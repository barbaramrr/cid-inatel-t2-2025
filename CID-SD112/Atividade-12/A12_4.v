==> flow/design.v <==
module A12_4 #(parameter CONST=10,WIDTH=8)(
    input clk,rst,
    output out
);
wire out_comp;
wire [WIDTH-1:0] out_counter;
contador_8bits #(.WIDTH (8))            C1 (.clk(clk), .rst(rst), .en(out_comp), .out(out_counter));
comparador #(.CONST(CONST), .WIDTH(8)) C2  (.in(out_counter),.result(out_comp));
DFF                                     C3  (.clk(clk),.rst(rst),.D(out_comp),.Q(out));
endmodule
module DFF (
    input D, clk,rst,
    output reg Q
);
always @(posedge clk)
begin
  if (rst)
    Q <= 0;
  else
    Q <= D;
end
endmodule
module comparador #(parameter CONST = 10, parameter WIDTH = 4)(
    input  [WIDTH-1:0] in,
    output result
);
assign result = (CONST == in);
endmodule 
module contador_8bits #(parameter WIDTH = 8)(
    input clk,             
    input rst,  
    input en,     
    output reg[WIDTH-1:0] out  
);
  always @ (posedge clk) begin
    if (rst)             
      out <= {WIDTH{1'b0}};
    else                    
      if (~en) 
        out <= out + 1;
      else
        out <= out;
  end
endmodule
---- From RTL to reports: A12_4 ----
The steps from the RTL of A12_4 to its reports follow in flow order.
Lines are those of the file above, counted from 1.
Library cell names are shortened.
Not given: n/a
design
  top module .............................. A12_4
  clock input ............................. clk
  library ................................. sky130hd
  timing corner ........................... tt_025C_1v80

---- Word level ----
Source: Yosys, flattened and elaborated, memories not mapped. Widths are those after wreduce; folded enables and synchronous resets count as part of the registers. Registers that Yosys merges into a memory's read port (data or address) are not register bits. Print and check cells do not count. Equal cells are merged and count once.
bit counts
  output and inout port bits .............. 1
  register bits ........................... 9
  latch bits .............................. 0
  clocked read ports x word width ......... 0
  input bits .............................. 2
  ROM bits ................................ 0
  memories kept ........................... 0
  word-level cells ........................ 4
  RAM bits ................................ 0
operators by class
  divide/modulo/power cells ............... 0
  muxes and demuxes ....................... 0
  add/sub/neg operators ................... 1
  $lt $le $gt $ge ......................... 0
  bitwise logic cells ..................... 0
  eq/ne operators ......................... 1
  reduce/logical cells .................... 0
  multiply operators ...................... 0
  shift-type cells ........................ 0
operators by type and width
  cell                                                            count
  4-bit by 8-bit equality test with 1-bit output with constant A  1
  8-bit by 1-bit adder with 8-bit output with constant B          1

---- Logic depth ----
Depth = most cells in a row (Yosys ltp): at word level without a register or memory, in the mapped netlist without a sequential cell, where the memories' decode and read muxes count.
depth
  depth in word-level cells ............... 1
  ABC_AREA ................................ 0
  mapped depth ............................ 5
  gate-level depth less buffers ........... 5

---- Netlist ----
Yosys stat after the flow's synthesis: flattened, memories mapped to cells. It holds for the ABC_AREA given above (unset counts as 0); a run with the other value may have another netlist.
synthesis totals
  mapped cells ............................ 44
  cell area after synthesis ............... 405.4 sq um
  mapped flip-flops ....................... 9
  buffers ................................. 0
cell types
  cell type  count  total area (sq um)
  dfxtp_1    9      180.173
  ha_1       2      25.024
  nand3_1    4      20.019
  xor2_1     2      17.517
  nand4bb_2  1      16.266
  a21oi_1    3      15.014
  nor2_1     4      15.014
  nor3_1     3      15.014
  o21ai_0    3      15.014
  or3_1      2      12.512
  or3_4      1      11.261
  xnor2_1    1      8.758
  a211oi_1   1      7.507
  inv_1      2      7.507
  o21a_1     1      7.507
  o21bai_1   1      7.507
  or3_2      1      7.507
  nand4_1    1      6.256
Other cell types: 2; their cells: 2.
The figures by module come from a second, unflattened synthesis with its own total; it is not the netlist above.
second synthesis, totals
  cells (unflattened synthesis) ........... 43
  area total of the unflattened synthesis .. 425.4 sq um
Rows give one instance, submodules left out.
by module
  module                    cells  area (sq um)  seq. area (sq um)  instances
  contador_8bits (WIDTH=8)  38     362.8         160.2              1
  DFF                       2      33.8          20.0               1
  comparador                3      28.8          0.0                1
  A12_4                     0      0.0           0.0                1

---- Path before layout ----
Source: OpenSTA report_checks on the synthesized netlist (no wires, ideal clock, input and output delay 20% of the period each), path of least setup slack; recovery checks are left aside. Register names are those of the netlist, which keeps one name where synthesis merged equal registers.
path after synthesis
  path kind ............................... register to register
  from .................................... register C1.out[0]
  to ...................................... register C1.out[6]
  driving pins on the path ................ 5
  time at the first pin ................... 0.000 ns
  required time ........................... 1.610 ns
  clock period ............................ 1.68 ns
  arrival time ............................ 1.213 ns
  delay of the path ....................... 1.283 ns
  slack ................................... 0.397 ns
  synthesis period reached ................ 1.283 ns
"delay of the path" is the arrival time less input delay plus setup time.
"driving pins on the path": output pins that drive a net of the path, with the launching flip-flop's if there is one; two outputs of one cell count as two.
"synthesis period reached" = period - worst setup slack (recovery checks aside). The figure is calculated, with input and output delays left at 20% of the set period.
Between the ends stands the longest chain of elaborated cells between them, by number of cells; it is not shown to be the way that was timed. Of several equally long chains one is given.
Each line given opens the expression or statement behind the cell; cells for indexed reads and writes are added by Yosys, which also makes memories of some case tables.
A register here has more assigning lines than the two given.
between the ends, after synthesis
  cell sequence ........................... dfxtp_1 ha_1 inv_1 or3_2 a21oi_1
  length of the longest elaborated chain .. 1
  elaborated cells between the ends (all ways) .. 2
  source lines of those cells ............. 2
  classes of those cells .................. 1 x add/sub; 1 x eq/ne
ends and longest elaborated chain, after synthesis
  item                                    RTL line  text
  start: declaration                      33        output reg[WIDTH-1:0] out
  start: assignment                       40        out <= out + 1;
  start: assignment                       42        out <= out;
  8-bit by 1-bit adder with 8-bit output  40
  end: assignment                         40
  end: assignment                         42
  end: declaration                        33

Below are 2 stored runs of the flow (Yosys, OpenROAD; platform sky130hd) on A12_4, each with its settings, unordered. Constraints: input delay and output delay 20% of the set period each, output load 0.01 pF.

---- flow run 1 ----
settings
  period_ns = 1.19
  CORE_UTILIZATION = 39
  SETUP_SLACK_MARGIN = 0.07
  PLACE_DENSITY_LB_ADDON = 0.22
  CORE_ASPECT_RATIO = 0.71
  CORE_MARGIN = 2
  CELL_PAD_IN_SITES_DETAIL_PLACEMENT = 0
  GPL_TIMING_DRIVEN = 0
  GPL_ROUTABILITY_DRIVEN = 1
  CTS_CLUSTER_DIAMETER = 343
  SLEW_MARGIN = 20
  MIN_ROUTING_LAYER = met1
  MAX_ROUTING_LAYER = met4
  CAP_MARGIN = 20
results
  no results, floorplanning failed with PDN-0185

---- flow run 2 ----
settings
  period_ns = 1.78
  CORE_UTILIZATION = 50
  SETUP_SLACK_MARGIN = -0.17
  PLACE_DENSITY = 0.67
  CORE_ASPECT_RATIO = 1.0
  ABC_AREA = 1
  GPL_TIMING_DRIVEN = 1
  CTS_CLUSTER_SIZE = 35
  CTS_CLUSTER_DIAMETER = 300
  MIN_ROUTING_LAYER = met1
  MAX_ROUTING_LAYER = met5
  CAP_MARGIN = 20
  CORE_MARGIN = 2
  SLEW_MARGIN = 20
results
  no results, floorplanning failed with PDN-0185

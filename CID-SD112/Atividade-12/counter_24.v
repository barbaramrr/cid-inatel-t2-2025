==> flow/design.v <==
module counter #(parameter WIDTH = 8)(
    input clk, reset, en,
    output reg [WIDTH-1:0] count,
    output reg carry
);
always @(posedge clk) begin
    if (reset) begin
        count <= {WIDTH{1'b0}};
        carry <= 1'b0;
    end
   else if (en) begin 
        count <= count;
        carry <= 0; 
    end
    else begin 
        if (count == {WIDTH{1'b1}}) begin
            count <= {WIDTH{1'b0}};
            carry <= 1'b1;
        end else begin
            count <= count + 1;
            carry <= 1'b0;
        end
    end
end
endmodule
module   counter_24    #(parameter W = 24) (
    input clk, reset, en,
    output reg [W-1:0] count
);
wire carry0, carry1, carry2;
wire [7:0] c1, c2, c3;
counter #(.WIDTH(8)) C1 (.clk(clk), .reset(reset), .en(en), .count(c1), .carry(carry0));
counter #(.WIDTH(8)) C2 (.clk(clk), .reset(reset), .en(~carry0), .count(c2), .carry(carry1));
counter #(.WIDTH(8)) C3 (.clk(clk), .reset(reset), .en(~carry1), .count(c3), .carry(carry2));
always @(posedge clk or posedge reset) begin
    if (reset)
        count <= 0;
    else
        count <= {c3, c2, c1};
        end
endmodule
== Tool chain data of counter_24 ==
What the tools print for counter_24, step after step.
Line numbers count from 1 in the design file above.
Cell names lack the library's common part.
The mark n/a stands for no value.
Inputs
  design top: counter_24
  clock port: clk
  library: sky130hd
  timing corner: tt_025C_1v80

== Elaborated design ==
Yosys after proc, flatten, opt, wreduce and memory -nomap, before mapping. Enables and synchronous resets that opt folds into registers are not counted as muxes. Memory bits, and registers merged into a memory's read port (data or address), are not among the register bits. Print and check cells are not counted. Equal cells are merged and count once.
Word-level totals
  flip-flop bits (word level): 50
  input port bits: 3
  output and inout bits: 24
  elaborated cells: 20
Operators by class
  add/sub/neg operators: 3
  eq/ne operators: 3
  multiplexer cells: 5
  bitwise gates (word level): 1
  reduce/logical cells: 2
Operator list (count)
  adder 8 x 1 -> 8 bit with constant B: 3
  equality test 8 bit with constant B: 3
  2-to-1 mux 8 bit: 3
  OR reduction 2 bit: 2
  2-to-1 mux 1 bit: 2
  NOT 1 bit: 1

== Logic depth ==
Depth = most cells in a row (Yosys ltp): at word level without a register or memory, in the mapped netlist without a sequential cell, where the memories' decode and read muxes count.
Logic depth
  word-level depth: 2
  ABC_AREA: 0
  gate-level depth with buffers: 5
  mapped depth without buffers: 4

== After synthesis ==
Yosys stat after the flow's synthesis: flattened, memories mapped to cells. It holds for the ABC_AREA given above (unset counts as 0); a run with the other value may have another netlist.
The area totals of this step are shown rounded.
Synthesis totals
  cell count: 149
  synthesis area: 1783 sq um
  sequential area: 1121 sq um
  flip-flops: 50
  buffers: 5
Cells by type
  dfrtp_1: count 24, area in all 600.576 sq um
  dfxtp_1: count 26, area in all 520.499 sq um
  xor2_1: count 9, area in all 78.826 sq um
  nor2_1: count 13, area in all 48.797 sq um
  a21oi_1: count 9, area in all 45.043 sq um
  nand2_1: count 11, area in all 41.29 sq um
  ha_1: count 3, area in all 37.536 sq um
  nand4_1: count 5, area in all 31.28 sq um
  mux2i_1: count 3, area in all 30.029 sq um
  o31ai_1: count 4, area in all 30.029 sq um
  a311oi_1: count 3, area in all 26.275 sq um
  xnor2_1: count 3, area in all 26.275 sq um
  nand4b_4: count 1, area in all 23.773 sq um
  or4_1: count 3, area in all 22.522 sq um
  nand4_4: count 1, area in all 21.27 sq um
  and4_1: count 2, area in all 17.517 sq um
  nand4b_1: count 2, area in all 17.517 sq um
  o21a_1: count 2, area in all 15.014 sq um
Other cell types: 17; their cells: 25.
By module: a second synthesis without flattening, with its own total; a netlist apart from the flattened one above.
Unflattened totals
  cells (unflattened synthesis): 147
  area total of the unflattened synthesis: 1817 sq um
Each row is one instance without its submodules.
By module
  counter #(WIDTH=8): instances 3, cells 40, area 401.6 sq um, seq. area 180.2 sq um
  counter_24: instances 1, cells 27, area 611.8 sq um, seq. area 600.6 sq um

== Path before layout ==
Path of least setup slack by OpenSTA after synthesis, without wires, with an ideal clock, recovery checks aside; 20% of the period is set as input and as output delay. Where synthesis merged equal registers, the netlist keeps one of their names.
Timing path post-synthesis
  path kind: input-to-reg
  from: input port reset
  to: register C1.count[5]
  clock period: 2.35 ns
  input delay: 0.470 ns
  setup time: 0.073 ns
  time at the first pin: 0.470 ns
  arrival time: 1.374 ns
  required time: 2.277 ns
  slack: 0.903 ns
  delay of the path: 0.977 ns
  stages on the path: 3
  buffers on the path: 0
  synthesis period reached: 1.447 ns
"delay of the path" is the arrival time less input delay plus setup time.
"stages on the path" counts driving pins, that of a launching flip-flop among them; a cell with two outputs on the path counts twice.
"synthesis period reached" is the clock period less the worst setup slack; recovery checks do not enter. This is arithmetic on one report: input and output delays are still those of the set period (20% each).
At most two assigning lines are given for a register; there are more.
Between the ends, post-synthesis
  path through: inv_1 -> o31ai_1 -> a21oi_1
RTL lines, path post-synthesis
  start, declared: line 27  | input clk, reset, en,
  end, assigned: line 12  | count <= count;
  end, assigned: line 20  | count <= count + 1;
  end, declared: line 3  | output reg [WIDTH-1:0] count,
No chain of elaborated cells between the ends is given.

== Timing after layout ==
Path of least setup slack in the final report of flow run A (OpenROAD, finished layout, wires in). Where an end is a register, its clock arrival counts in the times.
Timing path after layout
  path kind: reg-to-output
  from: register count[1]
  to: output port count[1]
  clock period: 1.72 ns
  external output delay: 0.34 ns
  time at the first pin: 0.29 ns
  arrival time: 1.17 ns
  required time: 1.38 ns
  slack: 0.20 ns
  stages on the path: 2
  buffers on the path: 1
Between the ends, after layout
  path through: dfrtp_1 -> clkdlybuf4s50_1
  cells in the longest elaborated chain: 0
  elaborated cells between the ends (all ways): 0
  RTL lines with such cells: 0
RTL lines, path after layout
  start, declared: line 28  | output reg [W-1:0] count
  start, assigned: line 37  | count <= 0;
  start, assigned: line 39  | count <= {c3, c2, c1};
  end, declared: line 28

FLOW RESULTS
============

counter_24 through Yosys and OpenROAD on sky130hd: 2 stored runs, unordered, with their settings and measured results. The constraints put input and output delay at 20% of the set period each and load the outputs with 0.01 pF.
"worst setup path time" = time allowed to the worst setup path (clock period - input delay - output delay, where it has them) - its slack; a late launch clock adds to it, a late capture clock takes from it.
Measured values are rounded.

Flow run A
==> flow/run.sh <==
#!/bin/bash
# the make line also repeats the synthesis and layout settings of config.mk as NAME=value (left out here)
make -C /OpenROAD-flow-scripts/flow DESIGN_CONFIG=/design/flow/config.mk WORK_HOME=/design/flow/orfs CLKGATE_MAP_FILE= finish
==> flow/config.mk <==
export PLATFORM = sky130hd
export DESIGN_NAME = counter_24
export DESIGN_NICKNAME = counter_24
export VERILOG_FILES = /design/flow/design.v
export SDC_FILE = /design/flow/constraint.sdc
export NUM_CORES = 4
export LEC_CHECK = 0
export ABC_AREA = 0
export CAP_MARGIN = 0
export CORE_MARGIN = 4
export CORE_UTILIZATION = 25
export GPL_ROUTABILITY_DRIVEN = 1
export MIN_ROUTING_LAYER = met1
export PLACE_DENSITY_LB_ADDON = 0.01
export SLEW_MARGIN = 20
export TNS_END_PERCENT = 20
==> flow/constraint.sdc <==
create_clock -name core_clock -period 1.72 [get_ports {clk}]
set_input_delay 0.3440 -clock core_clock [delete_from_list [all_inputs] [get_ports {clk}]]
set_output_delay 0.3440 -clock core_clock [all_outputs]
set_load 0.01 [all_outputs]

==> results of flow run A <==
chip area after synthesis (Yosys): 1783 sq um
die area: 8547 sq um
standard-cell area of the final layout: 2335 sq um
worst setup slack after layout: 0.204 ns
total negative slack: 0.000 ns
worst setup path time: 1.17 ns
worst setup path kind: reg-to-output

Flow run B
==> flow/run.sh <==
#!/bin/bash
# the make line also repeats the synthesis and layout settings of config.mk as NAME=value (left out here)
make -C /OpenROAD-flow-scripts/flow DESIGN_CONFIG=/design/flow/config.mk WORK_HOME=/design/flow/orfs CLKGATE_MAP_FILE= finish
==> flow/config.mk <==
export PLATFORM = sky130hd
export DESIGN_NAME = counter_24
export DESIGN_NICKNAME = counter_24
export VERILOG_FILES = /design/flow/design.v
export SDC_FILE = /design/flow/constraint.sdc
export NUM_CORES = 4
export LEC_CHECK = 0
export CAP_MARGIN = 20
export CELL_PAD_IN_SITES_DETAIL_PLACEMENT = 2
export CELL_PAD_IN_SITES_GLOBAL_PLACEMENT = 2
export CORE_MARGIN = 6
export CORE_UTILIZATION = 58
export CTS_CLUSTER_DIAMETER = 346
export CTS_CLUSTER_SIZE = 94
export GPL_TIMING_DRIVEN = 0
export PLACE_DENSITY = 0.65
export SETUP_SLACK_MARGIN = 0.31
export SLEW_MARGIN = 15
==> flow/constraint.sdc <==
create_clock -name core_clock -period 2.38 [get_ports {clk}]
set_input_delay 0.4760 -clock core_clock [delete_from_list [all_inputs] [get_ports {clk}]]
set_output_delay 0.4760 -clock core_clock [all_outputs]
set_load 0.01 [all_outputs]

==> results of flow run B <==
did not finish, placement stopped with GPL-0301

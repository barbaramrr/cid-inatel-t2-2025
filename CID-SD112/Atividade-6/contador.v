==> flow/design.v <==
module contador (
    input        clk,
    input        rst,
    output reg [3:0] cont = 4'b0000, 
    output reg dp = 1'b0,   
    output [7:0]     out
);
    display U3(.in_display(cont), .dp(dp), .out_display(out));
    always @(posedge clk or posedge rst) begin
        if (rst) begin
            cont <= 4'b0000;
            dp   <= 1'b0;
        end else if ({dp,cont}>= 5'hF) begin
            cont <= 4'b0000;
            dp   <= 1;  
        end else begin
            cont <= cont + 1;
            dp   <= 0;
        end
    end
endmodule
module display(
    input       [3:0]    in_display,
    input                dp,
    output  reg [7:0]    out_display
);
            reg [6:0]    segmentos;  
always @* begin
    case ({dp,in_display})
        5'b00000: segmentos = 7'b1111110;
        5'b00001: segmentos = 7'b0110000;
        5'b00010: segmentos = 7'b1101101;
        5'b00011: segmentos = 7'b1111001;
        5'b00100: segmentos = 7'b0110011;
        5'b00101: segmentos = 7'b1011011;
        5'b00110: segmentos = 7'b1011111;
        5'b00111: segmentos = 7'b1110000;
        5'b01000: segmentos = 7'b1111111;
        5'b01001: segmentos = 7'b1111011;
        5'b01010: segmentos = 7'b1110111;
        5'b01011: segmentos = 7'b0011111;
        5'b01100: segmentos = 7'b1001110;
        5'b01101: segmentos = 7'b0111101;
        5'b01110: segmentos = 7'b1001111;
        5'b01111: segmentos = 7'b1000111;
        default: segmentos = 7'b0000000;
    endcase
        out_display = {dp,segmentos};
    end
endmodule
# Step by step through the tools: contador

The steps from the RTL of contador to its reports follow in flow order.
Line numbers count from 1 in the design file above.
Cell names lack the library's common part.
The mark - stands for no value.

Top: contador
Clock port: clk
Standard-cell library: sky130hd
Timing corner: tt_025C_1v80

# Word-level counts

Yosys after proc, flatten, opt, wreduce and memory -nomap, before mapping. Enables and synchronous resets that opt folds into registers are not counted as muxes. Memory bits, and registers merged into a memory's read port (data or address), are not among the register bits. Print and check cells are not counted. Equal cells are merged and count once.
Memory sizes are those after Yosys's memory passes, which may raise the word count (mostly to a power of two), join words into wider ones and drop unused or constant bits.

Flip-flop bits (word level): 5
Memory cells: 1
Bits of input ports: 2
Memory bits (read-only): 112
Output and inout bits: 13

Order comparisons: 1
Muxes and demuxes: 3
$add $sub $neg: 1

Memory list:

| memory           | words | width | read ports | wr ports | RTL line | source |
| (name not given) | 16    | 7     | 1          | 0        | 29       | `case ({dp,in_display})` |

Operators by type and width:

| kind                                         | number |
| 2-to-1 mux 7 bit                             | 1 |
| >= comparator 5 x 4 -> 1 bit with constant B | 1 |
| adder 4 x 1 -> 4 bit with constant B         | 1 |
| 2-to-1 mux 4 bit                             | 1 |
| 2-to-1 mux 1 bit                             | 1 |

# Logic depth

Depth = most cells in a row (Yosys ltp): at word level without a register or memory, in the mapped netlist without a sequential cell, where the memories' decode and read muxes count.

Depth after elaboration: 2
ABC_AREA: 0
Depth in mapped cells: 5
Mapped depth without buffers: 5

# Netlist

Source: synth_stat.txt of the flow (Yosys; design flattened, memories mapped). It holds for the ABC_AREA given above (unset counts as 0); a run with the other value may have another netlist.

Cells by type:

| cell     | number |
| dfrtp_1  | 5 |
| ha_1     | 6 |
| a211oi_1 | 4 |
| nor2_1   | 7 |
| inv_1    | 6 |
| a221oi_1 | 2 |
| a311oi_1 | 2 |
| a21oi_1  | 3 |
| buf_6    | 1 |
| mux2_2   | 1 |
| nand2_1  | 3 |
| o21bai_2 | 1 |
| mux2i_1  | 1 |
| o21ai_0  | 2 |
| xnor2_1  | 1 |
| buf_4    | 1 |
| a31oi_1  | 1 |
| nand2b_1 | 1 |

Other cell types: 5; their cells: 5.

Cell area after synthesis: 0.0004492 mm²
Mapped cells: 53
Flip-flops: 5

The figures by module come from a second, unflattened synthesis with its own total; it is not the netlist above.

Cell total of the unflattened synthesis: 54
Area (unflattened synthesis): 0.0005042 mm²

Rows give one instance, submodules left out.

By module:

| module   | cells | area (mm²) | times used |
| display  | 37    | 0.0002815  | 1 |
| contador | 17    | 0.0002227  | 1 |

# Path before layout

Path of least setup slack by OpenSTA after synthesis, without wires, with an ideal clock, recovery checks aside; 20% of the period is set as input and as output delay. Where synthesis merged equal registers, the netlist keeps one of their names.

Kind: reg-to-output
Start point: register cont[1]
End point: output port out[6]
External output delay: 0.684 ns
Arrival: 1.477 ns
Driving pins on the path: 5
Delay of the path: 1.477 ns
Buffers on the path: 0
Clock period: 3.42 ns
Required time: 2.736 ns
Path slack: 1.259 ns
Synthesis period reached: 2.161 ns

"delay of the path" = arrival - input delay + setup time.
At an output port there is no setup time.
"driving pins on the path" counts driving pins, that of a launching flip-flop among them; a cell with two outputs on the path counts twice.
"synthesis period reached" = period - worst setup slack (recovery checks aside). The figure is calculated, with input and output delays left at 20% of the set period.
Between the ends stands the longest chain of elaborated cells between them, by number of cells; it is not shown to be the way that was timed. Of several equally long chains one is given.
Each line given opens the expression or statement behind the cell; cells for indexed reads and writes are added by Yosys, which also makes memories of some case tables.
The chain passes a memory read, where the word-level depth is cut; so it can be longer than that depth.
A register here has more assigning lines than the two given.

Cells stage by stage: dfrtp_1 inv_1 ha_1 mux2_2 a211oi_1
Cells in the longest elaborated chain: 2
Elaborated cells between the ends (all ways): 2
RTL lines with such cells: 1
Those cells by class: 1 x mux; 1 x memory

Ends and longest elaborated chain, post-synthesis:

| what                | RTL line | source |
| start: declaration  | 4        | `output reg [3:0] cont = 4'b0000,` |
| start: assignment   | 11       | `cont <= 4'b0000;` |
| start: assignment   | 17       | `cont <= cont + 1;` |
| memory (16 x 7 bit) | 29       | `case ({dp,in_display})` |
| 2-to-1 mux 7 bit    | 29       |  |
| end: declaration    | 6        | `output [7:0]     out` |

# Timing after layout

Path of least setup slack in the final report of stored run 2 (OpenROAD, finished layout, wires in). Where an end is a register, its clock arrival counts in the times.

Kind: reg-to-output
Start point: register cont[0]
End point: output port out[1]
External output delay: 0.78 ns
Clock period: 3.88 ns
Required time: 3.10 ns
Arrival: 1.98 ns
Buffers on the path: 1
Driving pins on the path: 6
Path slack: 1.12 ns

Between the ends stands the longest chain of elaborated cells between them, by number of cells; it is not shown to be the way that was timed. Of several equally long chains one is given.
The chain passes a memory read, where the word-level depth is cut; so it can be longer than that depth.
A register here has more assigning lines than the two given.

Cells stage by stage: dfrtp_2 ha_1 nand2_1 o21ai_0 a221oi_1 clkdlybuf4s50_1
Cells in the longest elaborated chain: 2
Elaborated cells between the ends (all ways): 2
RTL lines with such cells: 1
Those cells by class: 1 x mux; 1 x memory

Ends and longest elaborated chain, post-layout:

| what                | RTL line | source |
| start: declaration  | 4        | `output reg [3:0] cont = 4'b0000,` |
| start: assignment   | 11       | `cont <= 4'b0000;` |
| start: assignment   | 17       | `cont <= cont + 1;` |
| memory (16 x 7 bit) | 29       | `case ({dp,in_display})` |
| 2-to-1 mux 7 bit    | 29       |  |
| end: declaration    | 6        | `output [7:0]     out` |

Ticket comment

Measured data: module contador, platform sky130hd, 2 stored runs of the flow under differing settings, order arbitrary. Input and output delays are each 20% of the period that was set; the output load is 0.01 pF.
"period achieved": clock period set for the run, less the worst setup slack. It is reckoned from that one timing run; input and output delays stay at 20% of the period that was set.
"critical setup path time" = time allowed to the worst setup path (clock period - input delay - output delay, where it has them) - its slack; a late launch clock adds to it, a late capture clock takes from it.
By "power consumption" is meant OpenSTA's value without simulated activity: inputs other than the clock are taken to toggle once in ten clock periods, and the tool carries that through the logic.

## Stored run 1

==> flow/run.sh <==
#!/bin/bash
# the make line also repeats the synthesis and layout settings of config.mk as NAME=value (left out here)
make -C /OpenROAD-flow-scripts/flow DESIGN_CONFIG=/design/flow/config.mk WORK_HOME=/design/flow/orfs CLKGATE_MAP_FILE= finish
==> flow/config.mk <==
export PLATFORM = sky130hd
export DESIGN_NAME = contador
export DESIGN_NICKNAME = contador
export VERILOG_FILES = /design/flow/design.v
export SDC_FILE = /design/flow/constraint.sdc
export NUM_CORES = 4
export LEC_CHECK = 0
export CAP_MARGIN = 20
export CELL_PAD_IN_SITES_DETAIL_PLACEMENT = 1
export CORE_MARGIN = 2
export CORE_UTILIZATION = 49
export MAX_ROUTING_LAYER = met4
export PLACE_DENSITY_LB_ADDON = 0.17
export SETUP_SLACK_MARGIN = 0.88
export SLEW_MARGIN = 35
export TNS_END_PERCENT = 75
==> flow/constraint.sdc <==
create_clock -name core_clock -period 4.15 [get_ports {clk}]
set_input_delay 0.8300 -clock core_clock [delete_from_list [all_inputs] [get_ports {clk}]]
set_output_delay 0.8300 -clock core_clock [all_outputs]
set_load 0.01 [all_outputs]

Stored run 1: no final report: floorplanning broke off with PDN-0185

## Stored run 2

==> flow/run.sh <==
#!/bin/bash
# the make line also repeats the synthesis and layout settings of config.mk as NAME=value (left out here)
make -C /OpenROAD-flow-scripts/flow DESIGN_CONFIG=/design/flow/config.mk WORK_HOME=/design/flow/orfs CLKGATE_MAP_FILE= finish
==> flow/config.mk <==
export PLATFORM = sky130hd
export DESIGN_NAME = contador
export DESIGN_NICKNAME = contador
export VERILOG_FILES = /design/flow/design.v
export SDC_FILE = /design/flow/constraint.sdc
export NUM_CORES = 4
export LEC_CHECK = 0
export CAP_MARGIN = 15
export CELL_PAD_IN_SITES_DETAIL_PLACEMENT = 0
export CORE_MARGIN = 2
export CORE_UTILIZATION = 45
export CTS_CLUSTER_DIAMETER = 362
export CTS_CLUSTER_SIZE = 84
export GPL_TIMING_DRIVEN = 0
export MIN_ROUTING_LAYER = met2
export PLACE_DENSITY_LB_ADDON = 0.12
export SETUP_SLACK_MARGIN = 1.04
export SLEW_MARGIN = 40
==> flow/constraint.sdc <==
create_clock -name core_clock -period 3.88 [get_ports {clk}]
set_input_delay 0.7760 -clock core_clock [delete_from_list [all_inputs] [get_ports {clk}]]
set_output_delay 0.7760 -clock core_clock [all_outputs]
set_load 0.01 [all_outputs]

| result of stored run 2 | value |
|---|---|
| chip area in the Yosys report | 0.0004492 mm² |
| total die area | 0.001267 mm² |
| standard-cell area after routing | 0.0006544 mm² |
| post-layout utilization | 69.9 % |
| smallest setup slack | 1.122 ns |
| total negative slack on setup checks | 0.000 ns |
| worst hold slack in the final report | 0.664 ns |
| power consumption | 0.1013 mW |
| period achieved | 2.758 ns |
| critical setup path time | 1.98 ns |
| class of the worst setup path | reg-to-output |
